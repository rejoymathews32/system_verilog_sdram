==> flow/design.v <==
module SDRAM_controller_verilog(
input logic clk_200MHz_i,    
input logic reset_i,		  
input logic refresh_i,	  
input logic rw_i,			  
input logic we_i,			  
input logic [24:0] addr_i,  
input logic [15:0] data_i,  
input logic ub_i,			  
input logic lb_i,			  
output logic ready_o,		  
output logic done_o,		  
output logic [15:0] data_o,		  
output logic sdCke_o,		  
output logic sdCe_bo, 	  
output logic sdRas_bo,	  
output logic sdCas_bo,	  
output logic sdWe_bo,		  
output logic [1:0] sdBs_o,  
output logic [12:0] sdAddr_o,  
inout logic [15:0] sdData_io,  
output logic sdDqmu_o,		  
output logic sdDqml_o		  
);
typedef enum {ST_INIT_WAIT, ST_INIT_PRECHARGE, ST_INIT_REFRESH1, ST_INIT_MODE, ST_INIT_REFRESH2, ST_IDLE, ST_REFRESH, ST_ACTIVATE, ST_RCD, ST_RW, ST_RAS1, ST_RAS2, ST_PRECHARGE,ST_STALL} fsm_state_type;
fsm_state_type state_r = ST_INIT_WAIT;
fsm_state_type state_x = ST_INIT_WAIT;
parameter [12:0] MODE_REG = 13'b000001000100000;
typedef logic [3:0] cmd_type;
parameter cmd_type CMD_ACTIVATE  = 4'b0011;    
parameter cmd_type CMD_PRECHARGE = 4'b0010;	   
parameter cmd_type CMD_WRITE     = 4'b0100;	   
parameter cmd_type CMD_READ      = 4'b0101;	   
parameter cmd_type CMD_MODE      = 4'b0000;	   
parameter cmd_type CMD_NOP       = 4'b0111;	   
parameter cmd_type CMD_REFRESH   = 4'b0001;    
cmd_type cmd_r, cmd_x;
logic [1:0] bank_s;
logic [12:0] row_s;
logic [9:0] col_s;
logic [12:0] addr_r;
logic [12:0] addr_x;
logic [15:0] sd_dout_r;
logic [15:0] sd_dout_x;
logic sd_busdir_r;
logic sd_busdir_x;
logic [11:0] timer_r = 0, timer_x = 0;
logic [3:0] refcnt_r = 0, refcnt_x = 0;
logic [1:0] bank_r, bank_x;
logic cke_r, cke_x;
logic sd_dqmu_r, sd_dqmu_x;
logic sd_dqml_r, sd_dqml_x;
logic ready_r, ready_x;
logic [15:0] buf_dout_r, buf_dout_x;
assign {sdCe_bo, sdRas_bo, sdCas_bo, sdWe_bo} = cmd_r;
assign sdCke_o = cke_r;       
assign sdBs_o = bank_r;      
assign sdAddr_o = addr_r;      
assign sdData_io = sd_busdir_r ? sd_dout_r : 16'bZZZZZZZZZZZZZZZZ;  
assign sdDqmu_o = sd_dqmu_r;   
assign sdDqml_o = sd_dqml_r;   
assign ready_o = ready_r;
assign data_o = buf_dout_r;
assign bank_s = addr_i[24:23];
assign row_s = addr_i[22:10];
assign col_s = addr_i[9:0];
always @(state_r, timer_r, refcnt_r, cke_r, addr_r, sd_dout_r, sd_busdir_r, sd_dqmu_r, sd_dqml_r, ready_r,
   bank_s, row_s, col_s,
   rw_i, refresh_i, addr_i, data_i, we_i, ub_i, lb_i,
   buf_dout_r, sdData_io) begin
	  state_x     <= state_r;        
      timer_x     <= timer_r;        
      refcnt_x    <= refcnt_r;       
      cke_x       <= cke_r;          
      cmd_x       <= CMD_NOP;        
      bank_x      <= bank_r;         
      addr_x      <= addr_r;         
      sd_dout_x   <= sd_dout_r;      
      sd_busdir_x <= sd_busdir_r;    
      sd_dqmu_x   <= sd_dqmu_r;
      sd_dqml_x   <= sd_dqml_r;
      buf_dout_x  <= buf_dout_r;     
      ready_x     <= ready_r;        
      done_o      <= 1'b0;            
      if(timer_r != 0) begin
      	timer_x <= timer_r - 1;
      end
      else begin
      	cke_x       <= 1'b1;
        bank_x      <= bank_s;
        addr_x      <= {3'b000,col_s};    
        sd_dqmu_x   <= 1'b0;
        sd_dqml_x   <= 1'b0;
        case (state_r)
        	ST_INIT_WAIT:
        		begin
	            	state_x <= ST_INIT_PRECHARGE;
			        timer_x <= 2;               
	           		sd_dqmu_x <= 1'b1;
	            	sd_dqml_x <= 1'b1;   			
        		end
            ST_INIT_PRECHARGE:
 			begin
	            state_x <= ST_INIT_REFRESH1;
	            refcnt_x <= 2;              
	            cmd_x <= CMD_PRECHARGE;
	            timer_x <= 3;               
	            bank_x <= 2'b00;
	            addr_x[10] <= 1'b1;          
	        end
	        ST_INIT_REFRESH1:
	 		begin
	            if (refcnt_r == 0) begin
	               state_x <= ST_INIT_MODE;
	            end
	            else begin
	               refcnt_x <= refcnt_r - 1;
	               cmd_x <= CMD_REFRESH;
	               timer_x <= 11;            
	            end
	        end
        	ST_INIT_MODE:
        	begin
	            state_x <= ST_INIT_REFRESH2;
	          refcnt_x <= 2;              
	            bank_x <= 0;
	            addr_x <= MODE_REG;
	            cmd_x <= CMD_MODE;
	            timer_x <= 2;               
            end
	        ST_INIT_REFRESH2:
	 		begin
	            if (refcnt_r == 0) begin
	               state_x <= ST_IDLE;
	               ready_x <= 1'b1;
	            end
	            else begin
	               refcnt_x <= refcnt_r - 1;
	               cmd_x <= CMD_REFRESH;
	               timer_x <= 11;            
	            end
	        end
	        ST_IDLE:
	        begin
	            if (rw_i == 1) begin
	               state_x <= ST_ACTIVATE;
	               cmd_x <= CMD_ACTIVATE;
	               addr_x <= row_s;         
	            end
	            else if (refresh_i == 1) begin
	               state_x <= ST_REFRESH;
	               cmd_x <= CMD_REFRESH;
	               timer_x <= 11;           
	            end
	        end
            ST_REFRESH:
 			begin
            	state_x <= ST_IDLE;
            	done_o <= 1;
            end
            ST_ACTIVATE:
            begin
	            state_x <= ST_STALL;
	            sd_dout_x <= data_i;        
            end
            ST_STALL:        
            begin
	            state_x <= ST_RCD;
            end
            ST_RCD:
            begin
                state_x <= ST_RW;
	            if (we_i == 0) begin
	               cmd_x <= CMD_WRITE;
	               sd_busdir_x <= 1;      
	               sd_dqmu_x <= ub_i;
	               sd_dqml_x <= lb_i;
	            end
	            else begin
	               cmd_x <= CMD_READ;
	            end
            end
         	ST_RW:
         	begin
            	state_x <= ST_RAS1;
            	sd_busdir_x <= 0;
           	end
	 		ST_RAS1:
	 		begin
 	           state_x <= ST_RAS2;
            timer_x <= 2;
            end
            ST_RAS2:
            begin
	            state_x <= ST_PRECHARGE;
	            cmd_x <= CMD_PRECHARGE;
	            addr_x[10] <= 1;          
	            buf_dout_x <= sdData_io;
	        end
        	ST_PRECHARGE:
        	begin
            	state_x <= ST_IDLE;
            	done_o <= 1;              
            	timer_x <= 1;               
 			end
        endcase
    end
end
always @(posedge clk_200MHz_i) begin 
    if(reset_i == 1) begin
        state_r  <= ST_INIT_WAIT;
        timer_r  <= 0;
        cmd_r    <= CMD_NOP;
        cke_r    <= 0;
        ready_r  <= 0;
    end
    else begin
        state_r     <= state_x;
        timer_r     <= timer_x;
        refcnt_r    <= refcnt_x;
        cke_r       <= cke_x;          
        cmd_r       <= cmd_x;          
        bank_r      <= bank_x;         
        addr_r      <= addr_x;         
        sd_dout_r   <= sd_dout_x;      
        sd_busdir_r <= sd_busdir_x;    
        sd_dqmu_r   <= sd_dqmu_x;      
        sd_dqml_r   <= sd_dqml_x;      
        ready_r     <= ready_x;
        buf_dout_r  <= buf_dout_x;   
    end
end
endmodule
Tool chain data of SDRAM_controller_verilog:

Tool output for the design above, in the order of the flow.
Lines are those of the file above, counted from 1.
Operators: Yosys type, input widths -> output width; for muxes data width and select width s.
Library cell names are shortened.
Not given: n/a

* design top: SDRAM_controller_verilog
* clock port: clk_200MHz_i
* standard-cell library: sky130hd
* corner: tt_025C_1v80

Word-level counts:

Counts by Yosys on the flattened word-level netlist (proc, flatten, opt, wreduce; memories kept). Register bits leave out memories and registers merged into their read ports (data or address). Print and check cells are left out. Cells with the same type and inputs are merged into one.

* register bits: 104
* input port bits: 48
* output and inout port bits: 56
* word-level cells: 91

* add/subtract/negate cells: 2
* equality and inequality tests: 21
* multiplexer cells: 30
* bitwise operators: 2
* reductions and logical operators: 22

Operators by type and width (count)
* $pmux 32 s13: 1
* $eq 32x4->1 const B: 6
* $eq 32x3->1 const B: 4
* $mux 32: 4
* $eq 32x2->1 const B: 2
* $pmux 12 s5: 1
* $mux 12: 4
* $eq 32x1->1 const B: 1
* $logic_not 32->1: 1
* $pmux 10 s2: 1
* $pmux 4 s5: 1
* $mux 16: 1
* $reduce_bool 13->1: 1
* $sub 12x1->12 const B: 1
* $reduce_bool 12->1: 1
* $ne 3x3->1 const B: 4
* $reduce_and 4->1: 3
* $reduce_or 2->1: 5
* $mux 10: 1
* $reduce_and 3->1: 3
* $mux 3: 3
* $ne 2x2->1 const B: 4
* $pmux 4 s2: 1
* $pmux 1 s2: 4
* $mux 1: 7
* $reduce_bool 6->1: 1
* $reduce_and 5->1: 1
* $reduce_and 2->1: 2

Not listed: further kinds 6, cells in them 8.

Depth:

Depth = most cells in a row (Yosys ltp): at word level without a register or memory, in the mapped netlist without a sequential cell, where the memories' decode and read muxes count.

* depth after elaboration: 4
* ABC_AREA: 0
* gate-level depth with buffers: 8
* mapped depth without buffers: 7

Mapped cells and area:

Yosys stat after the flow's synthesis: flattened, memories mapped to cells. It holds for the ABC_AREA given above (unset counts as 0); a run with the other value may have another netlist.

Cell types
* edfxtp_1: count 53, total area 1.59E+03 um^2
* dfxtp_1: count 21, total area 420.403 um^2
* nor2_1: count 24, total area 90.086 um^2
* a21oi_1: count 17, total area 85.082 um^2
* a22o_1: count 9, total area 78.826 um^2
* o21ai_0: count 15, total area 75.072 um^2
* nand2_1: count 15, total area 56.304 um^2
* nor3_1: count 11, total area 55.053 um^2
* clkbuf_1: count 14, total area 52.55 um^2
* mux2i_1: count 5, total area 50.048 um^2
* ha_1: count 3, total area 37.536 um^2
* nor2b_1: count 6, total area 37.536 um^2
* or3_1: count 6, total area 37.536 um^2
* nand2b_1: count 5, total area 31.28 um^2
* nand3_1: count 6, total area 30.029 um^2
* inv_1: count 7, total area 26.275 um^2
* xnor2_1: count 3, total area 26.275 um^2
* and2_1: count 4, total area 25.024 um^2

Not listed: further types 29, cells in them 42.

* mapped cells: 266
* chip area (Yosys): 3118.0 um^2
* sequential area: 2011.9 um^2
* flip-flop cells: 74
* buffers: 17

Worst setup path after synthesis:

OpenSTA on the mapped netlist: ideal clock, no wires. The path of least setup slack (recovery checks aside). Input and output delay are each 20% of the period. Register names are those of the netlist, which keeps one name where synthesis merged equal registers.

* path type: register to register
* start point: register timer_r[0]
* end point: register buf_dout_r[0]
* clock period: 4.97 ns
* setup time: 0.430 ns
* launch time at the first pin: 0.000 ns
* data arrival time: 2.953 ns
* slack: 1.587 ns
* delay of the path: 3.383 ns
* stages on the path: 7
* synthesis period reached: 3.383 ns

"delay of the path" is the arrival time less input delay plus setup time.
"stages on the path" counts driving pins, that of a launching flip-flop among them; a cell with two outputs on the path counts twice.
"synthesis period reached" is the clock period less the worst setup slack; recovery checks do not enter. This is arithmetic on one report: input and output delays are still those of the set period (20% each).
Between the ends stands the longest chain of elaborated cells between them, by number of cells; it is not shown to be the way that was timed. Of several equally long chains one is given.
Each line given opens the expression or statement behind the cell; cells for indexed reads and writes are added by Yosys, which also makes memories of some case tables.

* path through: dfxtp_1 inv_1 ha_1 nor4b_1 nand3_1 clkbuf_1 nor4_1
* cells in the longest elaborated chain: 3

Ends and longest elaborated chain, post-synthesis
* start, declared: line 47 `logic [11:0] timer_r = 0, timer_x = 0;`
* start, assigned: line 212 `timer_r  <= 0;`
* start, assigned: line 219 `timer_r     <= timer_x;`
* $reduce_bool 12->1: line 85 `if(timer_r != 0) begin`
* $not 1->1
* $reduce_and 3->1
* end, assigned: line 230 `buf_dout_r  <= buf_dout_x;`
* end, declared: line 54 `logic [15:0] buf_dout_r, buf_dout_x;`

Path in the finished layout:

From the final timing report of stored run 1: the path of least setup slack in the routed layout; clock arrival at registers is part of the times.

* path type: register to output
* start point: register timer_r[6]
* end point: output port done_o
* clock period: 4.7 ns
* external output delay: 0.94 ns
* launch time at the first pin: 0.33 ns
* data arrival time: 2.52 ns
* slack: 1.24 ns
* stages on the path: 6

Between the ends stands the longest chain of elaborated cells between them, by number of cells; it is not shown to be the way that was timed. Of several equally long chains one is given.

* path through: dfxtp_1 nor4_1 and3_2 nand2_1 nor3_1 clkdlybuf4s50_1
* cells in the longest elaborated chain: 2

Ends and longest elaborated chain, post-layout
* start, declared: line 47 `logic [11:0] timer_r = 0, timer_x = 0;`
* start, assigned: line 212 `timer_r  <= 0;`
* start, assigned: line 219 `timer_r     <= timer_x;`
* $reduce_bool 12->1: line 85 `if(timer_r != 0) begin`
* $mux 1: line 85
* end, declared: line 12 `output logic done_o,`

FLOW RESULTS
============

Measured results for SDRAM_controller_verilog: 2 stored runs of the Yosys and OpenROAD flow on sky130hd. The settings differ; the order carries no meaning. The constraints put input and output delay at 20% of the set period each and load the outputs with 0.01 pF.
By "clock period reached" is meant the clock period of the run minus its worst setup slack. This is arithmetic on one report: input and output delays are still those of the set period (20% each).
"worst path time" means the part of the period allowed to the worst setup path (the constraints hold back 20% at inputs and 20% at outputs) less its slack; where the path has registers, the arrival times of their clocks count too.
"total power after layout": no workload was simulated; the value follows from the tool's default switching activity.

### Stored run 1

==> flow/run.sh <==
#!/bin/bash
# the make line also repeats the synthesis and layout settings of config.mk as NAME=value (left out here)
make -C /OpenROAD-flow-scripts/flow DESIGN_CONFIG=/design/flow/config.mk WORK_HOME=/design/flow/orfs CLKGATE_MAP_FILE= finish
==> flow/config.mk <==
export PLATFORM = sky130hd
export DESIGN_NAME = SDRAM_controller_verilog
export DESIGN_NICKNAME = SDRAM_controller_verilog
export VERILOG_FILES = /design/flow/design.v
export SDC_FILE = /design/flow/constraint.sdc
export NUM_CORES = 4
export LEC_CHECK = 0
export CAP_MARGIN = 20
export CORE_ASPECT_RATIO = 1.63
export CORE_MARGIN = 2
export CORE_UTILIZATION = 25
export CTS_CLUSTER_DIAMETER = 52
export CTS_CLUSTER_SIZE = 91
export GPL_ROUTABILITY_DRIVEN = 1
export MAX_ROUTING_LAYER = met4
export SETUP_SLACK_MARGIN = 0.94
export SLEW_MARGIN = 20
==> flow/constraint.sdc <==
create_clock -name core_clock -period 4.7 [get_ports {clk_200MHz_i}]
set_input_delay 0.9400 -clock core_clock [delete_from_list [all_inputs] [get_ports {clk_200MHz_i}]]
set_output_delay 0.9400 -clock core_clock [all_outputs]
set_load 0.01 [all_outputs]

Results of stored run 1:
- Worst path time: 2.52 ns
- Type of the worst setup path: register to output
- Final utilization: 0.363
- Total power after layout: 2096 µW
- Standard-cell area of the final layout: 4463.0 um^2
- Clock period reached: 3.459 ns
- Final setup TNS: 0.000 ns
- Die footprint: 13407.7 um^2
- Cell area after synthesis: 3118.0 um^2
- Worst slack on setup checks: 1.241 ns
- Worst hold slack in the final report: 0.470 ns

### Stored run 2

==> flow/run.sh <==
#!/bin/bash
# the make line also repeats the synthesis and layout settings of config.mk as NAME=value (left out here)
make -C /OpenROAD-flow-scripts/flow DESIGN_CONFIG=/design/flow/config.mk WORK_HOME=/design/flow/orfs CLKGATE_MAP_FILE= finish
==> flow/config.mk <==
export PLATFORM = sky130hd
export DESIGN_NAME = SDRAM_controller_verilog
export DESIGN_NICKNAME = SDRAM_controller_verilog
export VERILOG_FILES = /design/flow/design.v
export SDC_FILE = /design/flow/constraint.sdc
export NUM_CORES = 4
export LEC_CHECK = 0
export CAP_MARGIN = 40
export CELL_PAD_IN_SITES_DETAIL_PLACEMENT = 1
export CORE_MARGIN = 2
export CORE_UTILIZATION = 64
export CTS_CLUSTER_DIAMETER = 151
export CTS_CLUSTER_SIZE = 31
export GPL_ROUTABILITY_DRIVEN = 1
export MAX_ROUTING_LAYER = met4
export PLACE_DENSITY_LB_ADDON = 0.25
export SETUP_SLACK_MARGIN = -0.5
export SLEW_MARGIN = 20
==> flow/constraint.sdc <==
create_clock -name core_clock -period 5.17 [get_ports {clk_200MHz_i}]
set_input_delay 1.0340 -clock core_clock [delete_from_list [all_inputs] [get_ports {clk_200MHz_i}]]
set_output_delay 1.0340 -clock core_clock [all_outputs]
set_load 0.01 [all_outputs]

Outcome of stored run 2: did not finish, placement stopped with DPL-0033
